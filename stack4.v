==> flow/design.v <==
module fa(input wire a,b,c, output wire sum, carry);
    wire t0,t1,t2;
    xor3 a0(a,b,c,sum);
    and2 a1(a,b,t0);
    and2 a2(b,c,t1);
    and2 a3(c,a,t2);
    or3 a4(t0,t1,t2,carry);
endmodule
module fas16(input wire [15:0] a,b, input wire cin, output wire [15:0] sum, output wire carry);
    wire [15:0] bxor,t;
    xor2 a0[15:0](b[15:0],cin,bxor[15:0]);
    fa b0(a[0],bxor[0],cin,sum[0],t[0]);
    fa b1(a[1],bxor[1],t[0],sum[1],t[1]);
    fa b2(a[2],bxor[2],t[1],sum[2],t[2]);
    fa b3(a[3],bxor[3],t[2],sum[3],t[3]);
    fa b4(a[4],bxor[4],t[3],sum[4],t[4]);
    fa b5(a[5],bxor[5],t[4],sum[5],t[5]);
    fa b6(a[6],bxor[6],t[5],sum[6],t[6]);
    fa b7(a[7],bxor[7],t[6],sum[7],t[7]);
    fa b8(a[8],bxor[8],t[7],sum[8],t[8]);
    fa b9(a[9],bxor[9],t[8],sum[9],t[9]);
    fa b10(a[10],bxor[10],t[9],sum[10],t[10]);
    fa b11(a[11],bxor[11],t[10],sum[11],t[11]);
    fa b12(a[12],bxor[12],t[11],sum[12],t[12]);
    fa b13(a[13],bxor[13],t[12],sum[13],t[13]);
    fa b14(a[14],bxor[14],t[13],sum[14],t[14]);
    fa b15(a[15],bxor[15],t[14],sum[15],carry);
endmodule
module fas3(input wire [2:0] a,b, input wire cin, output wire [2:0] sum, output wire carry);
    wire [2:0] bxor,t;
    xor2 a0[2:0](b[2:0],cin,bxor[2:0]);
    fa b0(a[0],bxor[0],cin,sum[0],t[0]);
    fa b1(a[1],bxor[1],t[0],sum[1],t[1]);
    fa b2(a[2],bxor[2],t[1],sum[2],carry);
endmodule
module bitand(input wire [15:0] a,b, output wire [15:0] c);
    and2 a0[15:0](a[15:0],b[15:0],c[15:0]);
endmodule
module bitor(input wire [15:0] a,b, output wire [15:0] c);
    or2 a0[15:0](a[15:0],b[15:0],c[15:0]);
endmodule
module alu(input wire [1:0] op, input wire [15:0] i0, i1, output wire [15:0] o, output wire cout);
    wire [15:0] t0, t1, t2, t3;
    wire zero, one;
    assign zero = 1'b0;
    assign one = 1'b1;    
    wire carry0, carry1;
    fas16 b(i0[15:0], i1[15:0], zero, t0[15:0], carry0);
    fas16 c(i0[15:0], i1[15:0], one, t1[15:0], carry1);
    bitand d(i0[15:0], i1[15:0], t2[15:0]);
    bitor e(i0[15:0], i1[15:0], t3[15:0]);
    mux4 a0({t0[0],t1[0],t2[0],t3[0]},op[0],op[1],o[0]);
    mux4 a1({t0[1],t1[1],t2[1],t3[1]},op[0],op[1],o[1]);
    mux4 a2({t0[2],t1[2],t2[2],t3[2]},op[0],op[1],o[2]);
    mux4 a3({t0[3],t1[3],t2[3],t3[3]},op[0],op[1],o[3]);
    mux4 a4({t0[4],t1[4],t2[4],t3[4]},op[0],op[1],o[4]);
    mux4 a5({t0[5],t1[5],t2[5],t3[5]},op[0],op[1],o[5]);
    mux4 a6({t0[6],t1[6],t2[6],t3[6]},op[0],op[1],o[6]);
    mux4 a7({t0[7],t1[7],t2[7],t3[7]},op[0],op[1],o[7]);
    mux4 a8({t0[8],t1[8],t2[8],t3[8]},op[0],op[1],o[8]);
    mux4 a9({t0[9],t1[9],t2[9],t3[9]},op[0],op[1],o[9]);
    mux4 a10({t0[10],t1[10],t2[10],t3[10]},op[0],op[1],o[10]);
    mux4 a11({t0[11],t1[11],t2[11],t3[11]},op[0],op[1],o[11]);
    mux4 a12({t0[12],t1[12],t2[12],t3[12]},op[0],op[1],o[12]);
    mux4 a13({t0[13],t1[13],t2[13],t3[13]},op[0],op[1],o[13]);
    mux4 a14({t0[14],t1[14],t2[14],t3[14]},op[0],op[1],o[14]);
    mux4 a15({t0[15],t1[15],t2[15],t3[15]},op[0],op[1],o[15]);
    mux2 f(carry0,carry1,op[1],cout);
endmodule
module invert (input wire i, output wire o);
   assign o = !i;
endmodule
module and2 (input wire i0, i1, output wire o);
  assign o = i0 & i1;
endmodule
module or2 (input wire i0, i1, output wire o);
  assign o = i0 | i1;
endmodule
module xor2 (input wire i0, i1, output wire o);
  assign o = i0 ^ i1;
endmodule
module nand2 (input wire i0, i1, output wire o);
   wire t;
   and2 and2_0 (i0, i1, t);
   invert invert_0 (t, o);
endmodule
module nor2 (input wire i0, i1, output wire o);
   wire t;
   or2 or2_0 (i0, i1, t);
   invert invert_0 (t, o);
endmodule
module xnor2 (input wire i0, i1, output wire o);
   wire t;
   xor2 xor2_0 (i0, i1, t);
   invert invert_0 (t, o);
endmodule
module and3 (input wire i0, i1, i2, output wire o);
   wire t;
   and2 and2_0 (i0, i1, t);
   and2 and2_1 (i2, t, o);
endmodule
module or3 (input wire i0, i1, i2, output wire o);
   wire t;
   or2 or2_0 (i0, i1, t);
   or2 or2_1 (i2, t, o);
endmodule
module nor3 (input wire i0, i1, i2, output wire o);
   wire t;
   or2 or2_0 (i0, i1, t);
   nor2 nor2_0 (i2, t, o);
endmodule
module nand3 (input wire i0, i1, i2, output wire o);
   wire t;
   and2 and2_0 (i0, i1, t);
   nand2 nand2_1 (i2, t, o);
endmodule
module xor3 (input wire i0, i1, i2, output wire o);
   wire t;
   xor2 xor2_0 (i0, i1, t);
   xor2 xor2_1 (i2, t, o);
endmodule
module xnor3 (input wire i0, i1, i2, output wire o);
   wire t;
   xor2 xor2_0 (i0, i1, t);
   xnor2 xnor2_0 (i2, t, o);
endmodule
module mux2 (input wire i0, i1, j, output wire o);
  assign o = (j==0)?i0:i1;
endmodule
module mux4 (input wire [0:3] i, input wire j1, j0, output wire o);
  wire  t0, t1;
  mux2 mux2_0 (i[0], i[1], j1, t0);
  mux2 mux2_1 (i[2], i[3], j1, t1);
  mux2 mux2_2 (t0, t1, j0, o);
endmodule
module mux8 (input wire [0:7] i, input wire j2, j1, j0, output wire o);
  wire  t0, t1;
  mux4 mux4_0 (i[0:3], j2, j1, t0);
  mux4 mux4_1 (i[4:7], j2, j1, t1);
  mux2 mux2_0 (t0, t1, j0, o);
endmodule
module demux2 (input wire i, j, output wire o0, o1);
  assign o0 = (j==0)?i:1'b0;
  assign o1 = (j==1)?i:1'b0;
endmodule
module demux4 (input wire i, j1, j0, output wire [0:3] o);
  wire  t0, t1;
  demux2 demux2_0 (i, j1, t0, t1);
  demux2 demux2_1 (t0, j0, o[0], o[1]);
  demux2 demux2_2 (t1, j0, o[2], o[3]);
endmodule
module demux8 (input wire i, j2, j1, j0, output wire [0:7] o);
  wire  t0, t1;
  demux2 demux2_0 (i, j2, t0, t1);
  demux4 demux4_0 (t0, j1, j0, o[0:3]);
  demux4 demux4_1 (t1, j1, j0, o[4:7]);
endmodule
module df (input wire clk, in, output wire out);
  reg df_out;
  always@(posedge clk) df_out <= in;
  assign out = df_out;
endmodule
module dfr (input wire clk, reset, in, output wire out);
  wire reset_, df_in;
  invert invert_0 (reset, reset_);
  and2 and2_0 (in, reset_, df_in);
  df df_0 (clk, df_in, out);
endmodule
module dfrl (input wire clk, reset, load, in, output wire out);
  wire _in;
  mux2 mux2_0(out, in, load, _in);
  dfr dfr_1(clk, reset, _in, out);
endmodule
module dfs (input wire clk, set, in, output wire out);
  wire dfr_in,dfr_out;
  invert invert_0(in, dfr_in);
  invert invert_1(dfr_out, out);
  dfr dfr_2(clk, set, dfr_in, dfr_out);
endmodule
module dfsl (input wire clk, set, load, in, output wire out);
  wire _in;
  mux2 mux2_0(out, in, load, _in);
  dfs dfs_1(clk, set, _in, out);
endmodule
module addsub (input wire addsub, i0, i1, cin, output wire sumdiff, cout);
  wire t;
  fa _i0 (i0, t, cin, sumdiff, cout);
  xor2 _i1 (i1, addsub, t);
endmodule
module reg16(input wire clk, reset, load, input wire [15:0] in, output wire [15:0] out);
	dfrl dl[15:0](clk, reset, load, in[15:0], out[15:0]);
endmodule
module reg16_8(input wire clk, reset, input wire [0:7] load, input wire [15:0] in, output wire [15:0] out0, out1, out2, out3, out4, out5, out6, out7);
	reg16 rg0(clk, reset, load[0], in, out0);
	reg16 rg1(clk, reset, load[1], in, out1);
	reg16 rg2(clk, reset, load[2], in, out2);
	reg16 rg3(clk, reset, load[3], in, out3);
	reg16 rg4(clk, reset, load[4], in, out4);
	reg16 rg5(clk, reset, load[5], in, out5);
	reg16 rg6(clk, reset, load[6], in, out6);
	reg16 rg7(clk, reset, load[7], in, out7);
endmodule
module out16_8(input wire [15:0] in0, in1, in2, in3, in4, in5, in6, in7, input wire [2:0] addr, output wire [15:0] out);
	mux8 m0({in0[0],in1[0],in2[0],in3[0],in4[0],in5[0],in6[0],in7[0]},addr[0],addr[1],addr[2],out[0]);
	mux8 m1({in0[1],in1[1],in2[1],in3[1],in4[1],in5[1],in6[1],in7[1]},addr[0],addr[1],addr[2],out[1]);
	mux8 m2({in0[2],in1[2],in2[2],in3[2],in4[2],in5[2],in6[2],in7[2]},addr[0],addr[1],addr[2],out[2]);
	mux8 m3({in0[3],in1[3],in2[3],in3[3],in4[3],in5[3],in6[3],in7[3]},addr[0],addr[1],addr[2],out[3]);
	mux8 m4({in0[4],in1[4],in2[4],in3[4],in4[4],in5[4],in6[4],in7[4]},addr[0],addr[1],addr[2],out[4]);
	mux8 m5({in0[5],in1[5],in2[5],in3[5],in4[5],in5[5],in6[5],in7[5]},addr[0],addr[1],addr[2],out[5]);
	mux8 m6({in0[6],in1[6],in2[6],in3[6],in4[6],in5[6],in6[6],in7[6]},addr[0],addr[1],addr[2],out[6]);
	mux8 m7({in0[7],in1[7],in2[7],in3[7],in4[7],in5[7],in6[7],in7[7]},addr[0],addr[1],addr[2],out[7]);
	mux8 m8({in0[8],in1[8],in2[8],in3[8],in4[8],in5[8],in6[8],in7[8]},addr[0],addr[1],addr[2],out[8]);
	mux8 m9({in0[9],in1[9],in2[9],in3[9],in4[9],in5[9],in6[9],in7[9]},addr[0],addr[1],addr[2],out[9]);
	mux8 m10({in0[10],in1[10],in2[10],in3[10],in4[10],in5[10],in6[10],in7[10]},addr[0],addr[1],addr[2],out[10]);
	mux8 m11({in0[11],in1[11],in2[11],in3[11],in4[11],in5[11],in6[11],in7[11]},addr[0],addr[1],addr[2],out[11]);
	mux8 m12({in0[12],in1[12],in2[12],in3[12],in4[12],in5[12],in6[12],in7[12]},addr[0],addr[1],addr[2],out[12]);
	mux8 m13({in0[13],in1[13],in2[13],in3[13],in4[13],in5[13],in6[13],in7[13]},addr[0],addr[1],addr[2],out[13]);
	mux8 m14({in0[14],in1[14],in2[14],in3[14],in4[14],in5[14],in6[14],in7[14]},addr[0],addr[1],addr[2],out[14]);
	mux8 m15({in0[15],in1[15],in2[15],in3[15],in4[15],in5[15],in6[15],in7[15]},addr[0],addr[1],addr[2],out[15]);
endmodule
module in2_16 (input wire op, input wire [15:0] in0, in1, output wire [15:0] out);
	mux2 m0[15:0](in0, in1, op, out);
endmodule
module reg_file (input wire clk, reset, wr, input wire [2:0] rd_addr_a, rd_addr_b, wr_addr, input wire [15:0] d_in, output wire [15:0] d_out_a, d_out_b);
	wire [0:7] load;
	wire [15:0] o0, o1, o2, o3, o4, o5, o6, o7;
	demux8 a(wr,wr_addr[2],wr_addr[1],wr_addr[0],load);
	reg16_8 b(clk, reset, load, d_in, o0, o1, o2, o3, o4, o5, o6, o7);
	out16_8 c(o0, o1, o2, o3, o4, o5, o6, o7, rd_addr_a, d_out_a);
	out16_8 d(o0, o1, o2, o3, o4, o5, o6, o7, rd_addr_b, d_out_b);
endmodule
module reg_3(input wire clk, reset, load, input wire [2:0] d, output wire [2:0] q);
    dfrl dl[2:0](clk, reset, load, d[2:0], q[2:0]);
endmodule
module regr_1(input wire clk, reset, input wire d, output wire q);
    dfr dl(clk, reset, d, q);
endmodule
module regs_1(input wire clk, set, input wire d, output wire q);
    dfs dl(clk, set, d, q);
endmodule
module mux2_3(input wire op, input wire [2:0] i0, i1, output wire [2:0] out);
    mux2 a0(i0[0],i1[0],op,out[0]);
    mux2 a1(i0[1],i1[1],op,out[1]);
    mux2 a2(i0[2],i1[2],op,out[2]);
endmodule
module mux4_3(input wire op2, op1, input wire [2:0] i0, i1, i2, i3, output wire [2:0] out);
    mux4 a0({i0[0],i1[0],i2[0],i3[0]},op2,op1,out[0]);
    mux4 a1({i0[1],i1[1],i2[1],i3[1]},op2,op1,out[1]);
    mux4 a2({i0[2],i1[2],i2[2],i3[2]},op2,op1,out[2]);
endmodule
module stack(input wire clk, reset, push, pop, input wire [15:0] value_in, output wire [15:0] value_out, output wire full, empty);
    wire is_7, is_7_reg, is_0, is_0_reg, write_push, write_pop, top_write_enable, carry_a, carry_s;
    wire [2:0] top, inc, dec, inc_dec;
    wire [15:0] d_care;
    regr_1 reg1(clk, reset, is_7, is_7_reg);
    mux2 push_checker(push, 1'b0, is_7_reg, write_push);
    regs_1 reg2(clk, reset, is_0, is_0_reg);
    mux2 pop_checker(pop, 1'b0, is_0_reg, write_pop);
    or2 top_reg_writer(write_pop, write_push, top_write_enable);
    reg_3 top_reg(clk, reset, top_write_enable, inc_dec, top);
    fas3 a(top, 3'b001, 1'b0, inc, carry_a);
    fas3 b(top, 3'b001, 1'b1, dec, carry_s);
    mux4_3 top_changer(write_pop, write_push, top, dec, inc, top, inc_dec);
    reg_file rf(clk, reset, write_push, top, 3'bxxx, top, value_in, value_out, d_care);
    and3 full_checker(inc_dec[2], inc_dec[1], inc_dec[0], is_7);
    and3 empty_checker((!inc_dec[2]), (!inc_dec[1]), (!inc_dec[0]), is_0);
    assign full = is_7;
    assign empty = is_0;
endmodule
# From RTL to reports: stack
# Tool output for the design above, in the order of the flow.
# Line numbers count from 1 in the design file above.
# Library cell names are shortened.
# Not given: n/a
[design]
design = "stack"
clock_port = "clk"
library = "sky130hd"
lib_corner = "tt_025C_1v80"

# Word level
# Counts by Yosys on the flattened word-level netlist (proc, flatten, opt, wreduce; memories kept). Register bits leave out memories and registers merged into their read ports (data or address); mux counts leave out enables and synchronous resets folded into registers. Print and check cells are left out. Cells with the same type and inputs are merged into one.
[bits]
ff_bits = 133
inputBits = 20
out_inout_bits = 18
word_cells = 554
[op_classes]
mux = 268
n_logic = 148
reduce_logical = 5
[ops]
columns = ["operator", "n"]
rows = [
  ["two-way mux 1 bit", 268],
  ["bitwise AND 1 bit", 138],
  ["logical NOT 1 bit", 5],
  ["XOR 1 bit", 4],
  ["OR 1 bit", 3],
  ["NOT 1 bit", 3],
]

# Depth
# Longest topological path by Yosys (ltp), each cell counted once; first at word level (registers and memories cut), then after technology mapping (sequential cells cut; the memories' decode and read muxes count).
[depth]
ltp_word = 10
ABC_AREA = 0
ltp_mapped = 7
ltp_nobuf = 5

# Netlist
# Yosys stat after the flow's synthesis: flattened, memories mapped to cells. It holds for the ABC_AREA given above (unset counts as 0); a run with the other value may have another netlist.
[mapped]
mapped_cells = 683
area_mm2 = 0.006047
seq_area_mm2 = 0.0026626
flip_flops = 133
buffers = 80
[types]
columns = ["cell_type", "n", "area_total_um2"]
rows = [
  ["dfxtp_1", 133, 2.66E+03],
  ["nand2_1", 227, 852.067],
  ["a21oi_1", 116, 580.557],
  ["mux4_2", 23, 517.997],
  ["mux4_1", 9, 236.477],
  ["mux2_2", 18, 202.694],
  ["mux2i_1", 18, 180.173],
  ["clkbuf_1", 37, 138.883],
  ["buf_4", 17, 127.622],
  ["buf_2", 22, 110.106],
  ["nor2_1", 21, 78.826],
  ["buf_12", 3, 60.058],
  ["nor3_2", 3, 30.029],
  ["ha_1", 2, 25.024],
  ["nand3_1", 5, 25.024],
  ["and3_1", 3, 18.768],
  ["xnor2_1", 2, 17.517],
  ["nor3_4", 1, 16.266],
]
# Not listed: further types 20, cells in them 23.
# By module: a second synthesis without flattening, with its own total; a netlist apart from the flattened one above.
[unflattened]
hier_cells = 839
hier_area_mm2 = 0.0100058
# Each row is one instance without its submodules.
[modules]
columns = ["module", "n_inst", "cells", "mod_area_mm2", "mod_seq_area_mm2"]
rows = [
  ["mux2", 366, 1, 0.000015, 0],
  ["df", 133, 1, 0.00002, 0.00002],
  ["and2", 155, 1, 0.0000063, 0],
  ["invert", 135, 1, 0.0000038, 0],
  ["xor2", 18, 1, 0.0000088, 0],
  ["demux2", 7, 2, 0.0000163, 0],
  ["or2", 13, 1, 0.0000063, 0],
  ["stack", 1, 5, 0.0000188, 0],
  ["and3", 2, 0, 0, 0],
  ["demux4", 2, 0, 0, 0],
  ["demux8", 1, 0, 0, 0],
  ["dfr", 133, 0, 0, 0],
  ["dfrl", 131, 0, 0, 0],
  ["dfs", 1, 0, 0, 0],
]
# Modules not listed: 14.

# Worst setup path after synthesis
# OpenSTA on the mapped netlist: ideal clock, no wires. The path of least setup slack (recovery checks aside). Input and output delay are each 20% of the period. Register names are those of the netlist, which keeps one name where synthesis merged equal registers.
[synth_path]
path_type = "register to output"
startpoint = "reg top_reg.dl[1].dfr_1.df_0.df_out"
endpoint = "out value_out[0]"
clock_period_ps = 4070
out_delay_ps = 814
t_first_pin_ps = 0
t_arrival_ps = 1717
required_time_ps = 3256
path_slack_ps = 1539
path_delay_ps = 1717
path_stages = 7
n_path_buf = 4
period_less_setup_slack_ps = 2531
# "path_delay_ps" is the arrival time less input delay plus setup time.
# A path that ends at an output port has no setup time.
# "path_stages" counts driving pins, that of a launching flip-flop among them; a cell with two outputs on the path counts twice.
# "period_less_setup_slack_ps" = period - worst setup slack (recovery checks aside). The figure is calculated, with input and output delays left at 20% of the set period.
# The rows between start and end are the longest chain of elaborated cells between them; the timing report does not say that the signal goes this way. Where chains are equally long, one stands for them.
# A line is the first line of the expression or statement that the cell stems from. Yosys adds cells for indexed reads and writes and turns some case tables into memories.
[synth_via]
path_cell_list = "dfxtp_1 -> buf_4 -> buf_2 -> buf_2 -> mux4_2 -> mux2_2 -> buf_4"
elab_chain_len = 2
cells_between = 3
cone_lines = 1
cone_classes = "3 x mux"
[synth_rtl]
columns = ["item", "line_no", "source"]
rows = [
  ["start, declared", 159, "reg df_out;"],
  ["start, assigned", 160, "always@(posedge clk) df_out <= in;"],
  ["two-way mux 1 bit (2 in a row)", 128, "assign o = (j==0)?i0:i1;"],
  ["end, declared", 251, "module stack(input wire clk, reset, push, pop, input wire [15:0] value_in, output wire [15:0] value_out, outpu ..."],
]
# Some nets on the timed path still bear RTL names; the line given drives or declares the net.
[synth_nets]
columns = ["net", "line_no"]
rows = [
  ["rf.c.m0.mux2_0.o", 128],
]

# Path in the finished layout
# Path of least setup slack in the final report of run 1 (OpenROAD, finished layout, wires in). Where an end is a register, its clock arrival counts in the times.
# The path's times are printed in steps of 10 ps; the period is the one set.
[layout_path]
path_type = "register to output"
startpoint = "reg top_reg.dl[0].dfr_1.df_0.df_out"
endpoint = "out value_out[15]"
clock_period_ps = 2460
out_delay_ps = 490
t_first_pin_ps = 420
t_arrival_ps = 2340
required_time_ps = 1970
path_slack_ps = -370
path_stages = 9
n_path_buf = 6
# The rows between start and end are the longest chain of elaborated cells between them; the timing report does not say that the signal goes this way. Where chains are equally long, one stands for them.
[layout_via]
path_cell_list = "dfxtp_2 -> buf_6 -> buf_12 -> buf_12 -> buf_12 -> mux4_2 -> mux2_4 -> buf_6 -> buf_6"
elab_chain_len = 3
cells_between = 7
cone_lines = 1
cone_classes = "7 x mux"
[layout_rtl]
columns = ["item", "line_no", "source"]
rows = [
  ["start, declared", 159, "reg df_out;"],
  ["start, assigned", 160, "always@(posedge clk) df_out <= in;"],
  ["two-way mux 1 bit (3 in a row)", 128, "assign o = (j==0)?i0:i1;"],
  ["end, declared", 251, "module stack(input wire clk, reset, push, pop, input wire [15:0] value_in, output wire [15:0] value_out, outpu ..."],
]
# Some nets on the timed path still bear RTL names; the line given drives or declares the net.
[layout_nets]
columns = ["net", "line_no"]
rows = [
  ["rf.c.m15.mux2_0.o", 128],
]

# Below are 2 stored runs of the flow (Yosys, OpenROAD; platform sky130hd) on stack, each with its settings and what was measured, unordered. Constraints: input delay and output delay 20% of the set period each, output load 0.01 pF.
# "clock_period_reached_ps" = clock period - worst setup slack. The figure is calculated, with input and output delays left at 20% of the set period.
# "power.total_mw" is the tool's figure for a default switching activity; nothing was simulated.

[[run]]
name = "run 1"
[run.settings]
period_ns = 2.46
CORE_UTILIZATION = 33
SETUP_SLACK_MARGIN = 0.53
PLACE_DENSITY_LB_ADDON = 0.13
CORE_ASPECT_RATIO = 0.75
CORE_MARGIN = 4
CELL_PAD_IN_SITES_DETAIL_PLACEMENT = 1
GPL_TIMING_DRIVEN = 0
GPL_ROUTABILITY_DRIVEN = 0
CAP_MARGIN = 10
SLEW_MARGIN = 10
MIN_ROUTING_LAYER = "met2"
[run.results]
setup_tns_ps = -5018
setup_ws_ps = -374
layout_stdcell_area_mm2 = 0.008119
ys_area_mm2 = 0.006047
power.total_mw = 7.357
final_util_pct = 45.6
hold_ws_ps = 452
clock_period_reached_ps = 2834
dieArea_mm2 = 0.0205765

[[run]]
name = "run 2"
[run.settings]
period_ns = 3.67
CORE_UTILIZATION = 36
SETUP_SLACK_MARGIN = 0.95
PLACE_DENSITY_LB_ADDON = 0.11
HOLD_SLACK_MARGIN = -0.01
CORE_MARGIN = 3
CELL_PAD_IN_SITES_GLOBAL_PLACEMENT = 1
TNS_END_PERCENT = 20
ABC_AREA = 0
CTS_CLUSTER_SIZE = 46
CTS_CLUSTER_DIAMETER = 28
MIN_ROUTING_LAYER = "met1"
MAX_ROUTING_LAYER = "met4"
CAP_MARGIN = 20
SLEW_MARGIN = 20
[run.results]
setup_tns_ps = 0
setup_ws_ps = 847
layout_stdcell_area_mm2 = 0.0074059
ys_area_mm2 = 0.006047
power.total_mw = 4.434
final_util_pct = 45.8
hold_ws_ps = 454
clock_period_reached_ps = 2823
dieArea_mm2 = 0.0183887
